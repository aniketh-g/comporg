==> flow/design.v <==
module fpadd (
    clk, reset, start,
    a, b,
    sum, 
    done
);
    input clk, reset, start;
    input [31:0] a, b;
    output [31:0] sum;
    output done;
    reg sign_a, sign_b, sign_r;
    reg [7:0] exp_a, exp_b, exp_r;
	reg [25:0] mant_a, mant_b;
    reg [25:0] mant_r;
	reg sum, done;  
    reg [23:0] mant_sum;
    parameter IDLE = 3'b000;
    parameter SIGN = 3'b001;
    parameter SHIFT = 3'b010;
    parameter ADD = 3'b011;
	parameter RESSIGN = 3'b100;
    parameter NORM = 3'b101;
    parameter SEARCH = 3'b110;
	parameter FIN = 3'b111;
    reg[2:0] pres_state;
	always @(posedge clk) begin
	    if(reset) begin
			exp_a <= 0; exp_b <= 0; exp_r <= 0;
			mant_a <= 0; mant_b <= 0; mant_r <= 0;
			sign_a <= 0; sign_b <= 0; sign_r <= 0;
			done <= 0; sum <= 0; mant_sum <= 0;
    	end
    	else if(start) begin
	    	sign_a <= a[31];
	    	sign_b <= b[31];
			exp_a <= a[30:23];
			exp_b <= b[30:23];
			mant_a <= {3'b001, a[22:0]};  
			mant_b <= {3'b001, b[22:0]};  
	    	done <= 0;
	    	pres_state <= IDLE;
	    end
	    else begin
	    	case(pres_state)
			IDLE:  
	    	begin
		    	if ((exp_a == 8'b0) && (mant_a[22:0] == 22'b0 && mant_a[23] == 1'b1)) begin
					sum <= b;
					done <= 1;
					pres_state <= FIN;
		    	end
	    		else if ((exp_b == 8'b0) && (mant_b[22:0] == 22'b0 && mant_b[23] == 1'b1)) begin
					sum <= a;
					done <= 1;
					pres_state <= FIN;
		    	end
				else if (exp_a == 8'b11111111) begin
					sum <= a;
					done <= 1;
					pres_state <= FIN;
				end
				else if (exp_b == 8'b11111111) begin
					sum <= b;
					done <= 1;
					pres_state <= FIN;
				end
				else begin
					pres_state <= SIGN;
				end
			end	
			SIGN:  
			begin
				if (sign_a) begin
					mant_a <= ~mant_a + 1;
				end	
				if (sign_b) begin
					mant_b <= ~mant_b + 1;
				end	
				pres_state <= SHIFT;
			end
			SHIFT:  
			begin
				if(exp_a > exp_b) begin
					mant_b <= {sign_b, mant_b[25:1]};  
					exp_b <= exp_b + 1;
					exp_r <= exp_a;
				end
				else if(exp_a < exp_b) begin
					mant_a <= {sign_a, mant_a[25:1]};  
					exp_a <= exp_a + 1;
					exp_r <= exp_b;
				end
				else
					exp_r <= exp_a;
				pres_state <= (exp_a == exp_b) ? ADD : pres_state;
			end
			ADD:  
			begin
				mant_r <= mant_a + mant_b;
				pres_state <= RESSIGN;
			end
			RESSIGN:  
			begin
				if (mant_r[25] == 1) begin
					sign_r <= 1;
					mant_r <= -mant_r;
				end else begin
					sign_r <= 0;
				end
				pres_state <= NORM;
			end
			NORM:  
			begin
				if (mant_r == 0) begin
					exp_r <= 0;
					pres_state <= FIN;
				end else if ((mant_r[24] == 0) && (mant_r[23] == 1)) begin
					pres_state <= FIN;
				end else if (mant_r[24] == 1) begin
					mant_r <= mant_r >> 1;
					exp_r  <= exp_r + 1;
					pres_state <= FIN;
				end else
					pres_state <= SEARCH;
			end
			SEARCH:  
			begin
				if(mant_r[23] != 1) begin
					mant_r <= mant_r << 1;
					exp_r  <= exp_r - 1;
					pres_state <= SEARCH;
				end else
					pres_state <= FIN;
			end
			FIN:
			begin
				sum <= {sign_r, exp_r, {mant_r[22:0]}};
				done <= 1;
			end
			endcase
	    end
	end
endmodule
Step by step through the tools: fpadd
Tool output for the design above, in the order of the flow.
Lines are those of the file above, counted from 1.
Operators: Yosys type, input widths -> output width; for muxes data width and select width s.
Not given: --

inputs
  top = fpadd
  clock = clk
  library = sky130hd
  corner = tt_025C_1v80

Word-level counts
Yosys after proc, flatten, opt, wreduce and memory -nomap, before mapping. Memory bits, and registers merged into a memory's read port (data or address), are not among the register bits. Print and check cells are not counted. Equal cells are merged and count once.

storage and ports
  register bits = 141
  input bits = 67
  output and inout bits = 33

operators by class
  $add $sub $neg = 8
  magnitude comparators = 2
  equal/unequal tests = 30
  muxes and demuxes = 50
  bitwise gates (word level) = 5
  reduce/logical cells = 36

operators with widths
  cell                   count
  $mux 26                10
  $mux 32                4
  $pmux 26 s4            1
  $mux 8                 13
  $pmux 26 s2            2
  $pmux 32 s2            1
  $add 26x1->26 const B  2
  $not 26->26            2
  $mux 24                2
  $logic_not 23->1       2
  $add 26x26->26         1
  $neg 26->26            1
  $logic_not 26->1       1
  $ne 3x3->1 const B     8
  $add 8x1->8 const B    3
  $pmux 8 s3             1
  $ne 2x2->1 const B     11
  $pmux 3 s7             1
  $reduce_and 6->1       3
  $eq 8x8->1 const B     2
  $logic_not 8->1        2
  $reduce_and 3->1       5
  $mux 3                 5
  $eq 3x3->1 const B     4
  $reduce_bool 2->1      5
  $mux 1                 9
  $reduce_and 4->1       2
  $sub 8x1->8 const B    1

Not listed: further kinds 17, cells in them 27.

Depth
Depth = most cells in a row (Yosys ltp): at word level without a register or memory, in the mapped netlist without a sequential cell, where the memories' decode and read muxes count.

logic depth
  depth after elaboration = 6
  ABC_AREA = 0
  depth in mapped cells = 12
  depth with buffers taken out = 10

After synthesis
Source: synth_stat.txt of the flow (Yosys; design flattened, memories mapped). It holds for the ABC_AREA given above (unset counts as 0); a run with the other value may have another netlist.
Totals and module areas in this step are rounded.

cells by type
  cell type                  count  total area (um2)
  sky130_fd_sc_hd__dfxtp_1   145    2.9E+03
  sky130_fd_sc_hd__nor2_1    158    593.069
  sky130_fd_sc_hd__mux2i_1   59     590.566
  sky130_fd_sc_hd__ha_1      42     525.504
  sky130_fd_sc_hd__o21ai_0   102    510.49
  sky130_fd_sc_hd__nand2_1   126    472.954
  sky130_fd_sc_hd__a21oi_1   89     445.427
  sky130_fd_sc_hd__xnor2_1   43     376.611
  sky130_fd_sc_hd__a22o_1    42     367.853
  sky130_fd_sc_hd__a221oi_1  38     332.819
  sky130_fd_sc_hd__clkbuf_1  85     319.056
  sky130_fd_sc_hd__nor3_1    63     315.302
  sky130_fd_sc_hd__a211oi_1  31     232.723
  sky130_fd_sc_hd__inv_1     46     172.666
  sky130_fd_sc_hd__xor2_1    18     157.651
  sky130_fd_sc_hd__nand3_1   27     135.13
  sky130_fd_sc_hd__a22oi_1   17     127.622
  sky130_fd_sc_hd__a21o_1    16     120.115

Other cell types: 62; their cells: 278.

mapped netlist
  standard cells after synthesis = 1425
  chip area (Yosys) = 0.0108 mm2
  area of sequential cells = 0.00293 mm2
  mapped flip-flops = 146
  buffer cells = 110

Path before layout
OpenSTA on the mapped netlist: ideal clock, no wires. The path of least setup slack (recovery checks aside). Input and output delay are each 20% of the period. Register names are those of the netlist, which keeps one name where synthesis merged equal registers.

timing post-synthesis
  path type = reg-to-reg
  start point = register mant_a[1]
  end point = register sum[0]
  clock period = 2.96 ns
  setup time = 0.117 ns
  time at the first pin = 0.000 ns
  data arrival time = 2.496 ns
  data required time = 2.843 ns
  setup slack = 0.347 ns
  delay of the path = 2.613 ns
  stages = 12
  buffers on the path = 1
  synthesis period reached = 2.613 ns

"delay of the path" is the arrival time less input delay plus setup time.
"stages": output pins that drive a net of the path, with the launching flip-flop's if there is one; two outputs of one cell count as two.
"synthesis period reached" = period - worst setup slack (recovery checks aside). The figure is calculated, with input and output delays left at 20% of the set period.
Between the ends stands the longest chain of elaborated cells between them, by number of cells; it is not shown to be the way that was timed. Of several equally long chains one is given.
Each line given opens the expression or statement behind the cell; cells for indexed reads and writes are added by Yosys, which also makes memories of some case tables.
At most two assigning lines are given for a register; there are more.

on the way, post-synthesis
  cells stage by stage = sky130_fd_sc_hd__dfxtp_1 sky130_fd_sc_hd__inv_1 sky130_fd_sc_hd__ha_1 sky130_fd_sc_hd__or3b_2 sky130_fd_sc_hd__nor3_2 sky130_fd_sc_hd__nand4_1 sky130_fd_sc_hd__nand3b_1 sky130_fd_sc_hd__nand2_1 sky130_fd_sc_hd__buf_4 sky130_fd_sc_hd__mux2i_1 sky130_fd_sc_hd__o21ai_0 sky130_fd_sc_hd__a22o_1
  length of the longest elaborated chain = 5
  elaborated cells on any way between the ends = 7
  those cells by class = eq/ne (1); mux (2); reduce/logical (4)

RTL lines, path post-synthesis
  item                            line  RTL
  start, declared                 13    reg [25:0] mant_a, mant_b;
  start, assigned                 38    mant_a <= {3'b001, a[22:0]};
  start, assigned                 74    mant_a <= ~mant_a + 1;
  $logic_not 23->1                47    if ((exp_a == 8'b0) && (mant_a[22:0] == 22'b0 && mant_a[23] == 1'b1)) begin
  $logic_and 1x1->1 (2 in a row)  47
  $mux 32                         47
  $pmux 32 s2                     44    case(pres_state)
  end, assigned                   48    sum <= b;
  end, assigned                   53    sum <= a;
  end, declared                   9     output [31:0] sum;

Timing after layout
From the final timing report of flow run 1: the path of least setup slack in the routed layout; clock arrival at registers is part of the times.

timing post-layout
  path type = reg-to-reg
  start point = register mant_a[0]
  end point = register mant_r[22]
  clock period = 3.2 ns
  setup time = 0.05 ns
  time at the first pin = 0.44 ns
  data arrival time = 3.28 ns
  data required time = 3.59 ns
  setup slack = 0.31 ns
  stages = 12
  buffers on the path = 1

Between the ends stands the longest chain of elaborated cells between them, by number of cells; it is not shown to be the way that was timed. Of several equally long chains one is given.
At most two assigning lines are given for a register; there are more.

on the way, post-layout
  cells stage by stage = sky130_fd_sc_hd__dfxtp_1 sky130_fd_sc_hd__buf_4 sky130_fd_sc_hd__ha_1 sky130_fd_sc_hd__fa_1 sky130_fd_sc_hd__a211oi_2 sky130_fd_sc_hd__nor2_1 sky130_fd_sc_hd__o221ai_2 sky130_fd_sc_hd__nand3_1 sky130_fd_sc_hd__a221oi_2 sky130_fd_sc_hd__o21ai_0 sky130_fd_sc_hd__a2111o_1 sky130_fd_sc_hd__nand2_1
  length of the longest elaborated chain = 2
  elaborated cells on any way between the ends = 2
  those cells by class = add/sub (1); mux (1)

RTL lines, path post-layout
  item             line  RTL
  start, declared  13    reg [25:0] mant_a, mant_b;
  start, assigned  38    mant_a <= {3'b001, a[22:0]};
  start, assigned  74    mant_a <= ~mant_a + 1;
  $add 26x26->26   99    mant_r <= mant_a + mant_b;
  $pmux 26 s4      44    case(pres_state)
  end, assigned    99
  end, assigned    106   mant_r <= -mant_r;
  end, declared    14    reg [25:0] mant_r;

Add stored flow runs of fpadd

2 stored runs of fpadd in the flow (synthesis by Yosys, layout by OpenROAD, sky130hd cells), in arbitrary order. Constraints: input delay and output delay 20% of the set period each, output load 0.01 pF.
"period achieved" is the run's clock period less its worst setup slack. It is reckoned from that one timing run; input and output delays stay at 20% of the period that was set.
"time used up by the worst setup path": the worst setup path's part of the clock period (all of it between registers, 20% less for each end at a port) less its slack. A launch clock that arrives late makes it longer, a capture clock that arrives late makes it shorter.
"total power after layout" is the tool's figure for a default switching activity; nothing was simulated.
The results are shown rounded.
Among the settings, - means not set for that run.

item                                                     flow run 1  flow run 2
period_ns                                                3.2         4.47
SETUP_SLACK_MARGIN                                       0.15        1.01
CAP_MARGIN                                               20          20
CORE_MARGIN                                              2           2
CORE_UTILIZATION                                         40          28
SLEW_MARGIN                                              20          0
PLACE_DENSITY_LB_ADDON                                   -           0.13
TNS_END_PERCENT                                          -           45
GPL_TIMING_DRIVEN                                        -           1
CTS_CLUSTER_DIAMETER                                     -           283
MAX_ROUTING_LAYER                                        -           met5
total power after layout (uW)                            6510        4540
overall die area (mm2)                                   0.0283      0.0402
post-route utilization (%)                               48.1        33.6
area of the standard cells in the finished layout (mm2)  0.0129      0.0127
final setup TNS (ns)                                     0.000       0.000
post-route worst hold slack (ns)                         0.477       0.482
setup slack of the worst path (ns)                       0.310       1.05
period achieved (ns)                                     2.890       3.418
time used up by the worst setup path (ns)                2.89        3.42
worst setup path kind                                    reg-to-reg  reg-to-reg
synthesis area (mm2)                                     0.0108      0.0108
